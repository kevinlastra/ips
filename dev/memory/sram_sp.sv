==> flow/design.v <==
package axi5_pkg;
  typedef enum bit[1:0]
  {
    FIXED    = 2'b00,
    INCR     = 2'b01,
    WRAP     = 2'b10,
    RESERVED = 2'b11
  } AXBurst_t;
  typedef enum bit[2:0]
  {
    S1   = 3'b000,
    S2   = 3'b001,
    S4   = 3'b010,
    S8   = 3'b011,
    S16  = 3'b100,
    S32  = 3'b101,
    S64  = 3'b110,
    S128 = 3'b111
  } AXSize_t;
  typedef enum bit[1:0]
  {
    OKAY    = 2'b00,
    EXOOKAY = 2'b01,
    SLVERR  = 2'b10,
    DECERR  = 2'b11
  } XRESP_t;
endpackage
package uart_defs;
  localparam DIVIDER       = 12'h000;
  localparam RXDATA        = 12'h004;
  localparam RXSTATUS      = 12'h008;
  localparam RXIRQMASK     = 12'h00C;
  localparam TXDATA        = 12'h010;
  localparam TXSTATUS      = 12'h014;
  localparam TXIRQMASK     = 12'h018;
  localparam CONTROL       = 12'h01C;
  localparam VERSION       = 12'h020;
  localparam VERSION_MAJOR   = 16'h1;
  localparam VERSION_MINOR   = 8'h0;
  localparam VERSION_PATCHES = 8'h0;
  typedef struct packed {
    logic overflow_error;
    logic fifo_empty;
    logic fifo_full;
  } TXStatus_t;
  typedef struct packed {
    logic framing_error;
    logic parity_error;
    logic overrun_error;
    logic fifo_full;
    logic fifo_empty;
  } RXStatus_t;
  typedef struct packed {
    logic flow_control;
    logic read_back;
    logic [4:0] frame_len;
    logic parity;
    logic dstop;
    logic en_rx;
    logic flush_rx;
    logic en_tx;
    logic flush_tx;
  } Config_t;
  typedef enum bit[2:0] 
  { 
    CSR_RST   = 0,
    CSR_IDLE  = 1,
    CSR_WAW   = 2,
    CSR_WW    = 3,
    CSR_RRESP = 4,
    CSR_BRESP = 5
  } REGState_t;
  typedef enum bit[3:0] {
    IDLE = 0,
    D1 = 1,
    D2 = 2,
    D3 = 3,
    D4 = 4,
    D5 = 5,
    D6 = 6,
    D7 = 7,
    D8 = 8,
    D9 = 9,
    PARITY = 10,
    STOP = 11,
    DSTOP = 12
  } FState_t;
endpackage
package cpu_parameters;
  localparam int xlen = 32;
  localparam int alen = 32;
  localparam int ilen = 5;
  localparam logic [alen-1:0] START_PC = 'h0001_0000;
endpackage
module sram_sp
  #(
    parameter depth = 8,
    parameter width = 8
  )
(
    input logic clk,
    input  logic                     we,
    input  logic                     en,
    input  logic [$clog2(depth)-1:0] addr,
    input  logic [width-1:0]         wdata,
    output logic [width-1:0]         rdata
);
  logic [width-1:0] mem[depth-1:0];
  always_ff @( posedge clk ) begin : ff
    if(en) begin
      if(we) begin
        mem[addr] <= wdata;
      end else begin
        rdata <= mem[addr];
      end
    end
  end
endmodule
## From RTL to reports: sram_sp

The steps from the RTL of sram_sp to its reports follow in flow order.
Lines are those of the file above, counted from 1.
Operators carry their Yosys type and port widths (W data, S select, Z words).
Library cell names are shortened.
A cell with -- has no value.

| design | value |
|---|---|
| top module | sram_sp |
| clock | clk |
| standard-cell library | sky130hd |
| library corner | tt_025C_1v80 |

## After elaboration

Counts by Yosys on the flattened word-level netlist (proc, flatten, opt, wreduce; memories kept). Register bits leave out memories and registers merged into their read ports (data or address); mux counts leave out enables and synchronous resets folded into registers. Print and check cells are left out. Cells with the same type and inputs are merged into one.
Yosys's memory passes give these memory sizes; they may raise the number of words (mostly to a power of two), join words into wider ones and drop unused or constant bits.

| storage and ports | value |
|---|---|
| RAM bits | 64 |
| word-level cells | 9 |
| clocked read ports x word width | 8 |
| memories kept | 1 |
| bits in registers | 0 |

Memories:

| name | depth | width | read ports | wr ports | RTL line | source |
|---|---|---|---|---|---|---|
| mem | 8 | 8 | 1 | 1 | 108 | `logic [width-1:0] mem[depth-1:0];` |

| cells by class | value |
|---|---|
| muxes and demuxes | 6 |
| reduce/logical cells | 1 |
| bitwise operators | 1 |

Operators with widths:

| operator | number |
|---|---|
| $mux W8 | 2 |
| $mux W3 | 2 |
| $reduce_and A2 Y1 | 1 |
| $mux W1 | 2 |
| $not A1 Y1 | 1 |

## Logic depth

Longest topological path by Yosys (ltp), each cell counted once; first at word level (registers and memories cut), then after technology mapping (sequential cells cut; the memories' decode and read muxes count).

| depth | value |
|---|---|
| depth in word-level cells | 2 |
| ABC_AREA | 0 |
| mapped depth | 6 |
| mapped depth without buffers | 4 |

## Synthesis result

The flow's flattened synthesis, as Yosys stat reports it; memories are mapped. The netlist is that of the ABC_AREA named above (0 if unset); the other value can give another one.
Totals and module areas in this step are rounded.

| synthesis totals | value |
|---|---|
| chip area (Yosys) | 2,790 sq um |
| area of sequential cells | 2,160 sq um |
| mapped flip-flops | 72 |
| cell count | 124 |

Cell types:

| type | number |
|---|---|
| edfxtp_1 | 72 |
| mux4_1 | 10 |
| mux4_2 | 4 |
| mux2_2 | 6 |
| mux2i_1 | 3 |
| nor2_1 | 6 |
| buf_12 | 1 |
| mux2_4 | 1 |
| nand3b_1 | 2 |
| nand2b_1 | 2 |
| buf_6 | 1 |
| clkbuf_1 | 3 |
| nand2_1 | 3 |
| buf_2 | 2 |
| nand3_1 | 2 |
| nor3_1 | 2 |
| o21ai_0 | 2 |
| o311ai_0 | 1 |
| nor2b_1 | 1 |

## Timing after synthesis

Path of least setup slack by OpenSTA after synthesis, without wires, with an ideal clock, recovery checks aside; 20% of the period is set as input and as output delay. Where synthesis merged equal registers, the netlist keeps one of their names.

| timing path post-synthesis | value |
|---|---|
| kind | input to register |
| from | input addr[1] |
| to | memory mem[0][0] |
| arrival time | 1,782 ps |
| setup time | 383 ps |
| delay of the path | 1,443 ps |
| stages | 3 |
| period | 3,610 ps |
| path slack | 1,445 ps |
| time at the first pin | 722 ps |
| required time | 3,227 ps |
| period reached after synthesis | 2,165 ps |

"delay of the path" is the arrival time less input delay plus setup time.
"stages" counts driving pins, that of a launching flip-flop among them; a cell with two outputs on the path counts twice.
"period reached after synthesis" = period - worst setup slack (recovery checks aside). The figure is calculated, with input and output delays left at 20% of the set period.
Between the ends stands the longest chain of elaborated cells between them, by number of cells; it is not shown to be the way that was timed. Of several equally long chains one is given.
Each line given opens the expression or statement behind the cell; cells for indexed reads and writes are added by Yosys, which also makes memories of some case tables.

| on the way, post-synthesis | value |
|---|---|
| cell sequence | clkbuf_1 > clkbuf_1 > nor3_1 |
| length of the longest elaborated chain | 2 |
| elaborated cells on any way between the ends | 2 |
| classes of those cells | mux (2) |

Ends and longest elaborated chain, post-synthesis:

| what | RTL line | source |
|---|---|---|
| start, declared | 104 | `input  logic [$clog2(depth)-1:0] addr,` |
| $mux W3 | 111 | `if(we) begin` |
| $mux W3 | 110 | `if(en) begin` |
| end, declared | 108 | `logic [width-1:0] mem[depth-1:0];` |

## Path in the finished layout

From the final timing report of job 2: the path of least setup slack in the routed layout; clock arrival at registers is part of the times.
The path's times are printed in steps of 10 ps; the period is the one set.

| timing path after layout | value |
|---|---|
| kind | input to register |
| from | input addr[0] |
| to | register rdata[4] |
| time at the first pin | 460 ps |
| required time | 2,370 ps |
| stages | 4 |
| path slack | 400 ps |
| period | 2,280 ps |
| arrival time | 1,970 ps |
| setup time | 240 ps |

| on the way, after layout | value |
|---|---|
| cell sequence | clkdlybuf4s50_1 > buf_4 > mux4_1 > mux2_2 |

Ends and longest elaborated chain, after layout:

| what | RTL line | source |
|---|---|---|
| start, declared | 104 | `input  logic [$clog2(depth)-1:0] addr,` |
| end, declared | 106 | `output logic [width-1:0]         rdata` |

No chain of elaborated cells between the ends is given.

==> results <==
Below are 2 stored runs of the flow (Yosys, OpenROAD; platform sky130hd) on sram_sp, each with its settings and what was measured, unordered. Constraints: input delay and output delay 20% of the set period each, output load 0.01 pF.
"clock period reached" = clock period - worst setup slack. The figure is calculated, with input and output delays left at 20% of the set period.
"time used up by the worst setup path": the worst setup path's part of the clock period (all of it between registers, 20% less for each end at a port) less its slack. A launch clock that arrives late makes it longer, a capture clock that arrives late makes it shorter.
By "total power after layout" is meant OpenSTA's value without simulated activity: inputs other than the clock are taken to toggle once in ten clock periods, and the tool carries that through the logic.
"time used up by the worst setup path" is known to 10 ps.
Measured values are rounded.
Settings: -- = not set for that run.
Results: -- = not shown.

| run | period_ns | CORE_UTILIZATION | PLACE_DENSITY_LB_ADDON | CORE_MARGIN | CELL_PAD_IN_SITES_GLOBAL_PLACEMENT | CELL_PAD_IN_SITES_DETAIL_PLACEMENT | ABC_AREA | GPL_TIMING_DRIVEN | GPL_ROUTABILITY_DRIVEN | CAP_MARGIN | SLEW_MARGIN | MAX_ROUTING_LAYER | clock period reached (ps) | setup total negative slack (ps) | area of the die (sq um) | worst setup slack after layout (ps) | utilization | total power after layout (mW) | time used up by the worst setup path (ps) | critical path kind | synthesis area (sq um) |
|---|---|---|---|---|---|---|---|---|---|---|---|---|---|---|---|---|---|---|---|---|---|
| job 1 | 2.79 | 72 | 0.23 | 9 | 2 | 0 | 1 | 0 | 0 | 40 | 5 | met4 | -- | -- | -- | -- | -- | -- | -- | -- | -- |
| job 2 | 2.28 | 40 | -- | 2 | -- | -- | -- | -- | -- | 20 | 20 | -- | 1,883 | 0 | 7,650 | 397 | 0.5 | 2.60 | 1,430 | input to register | 2,790 |

Job 1: incomplete, placement halted on FLW-0024
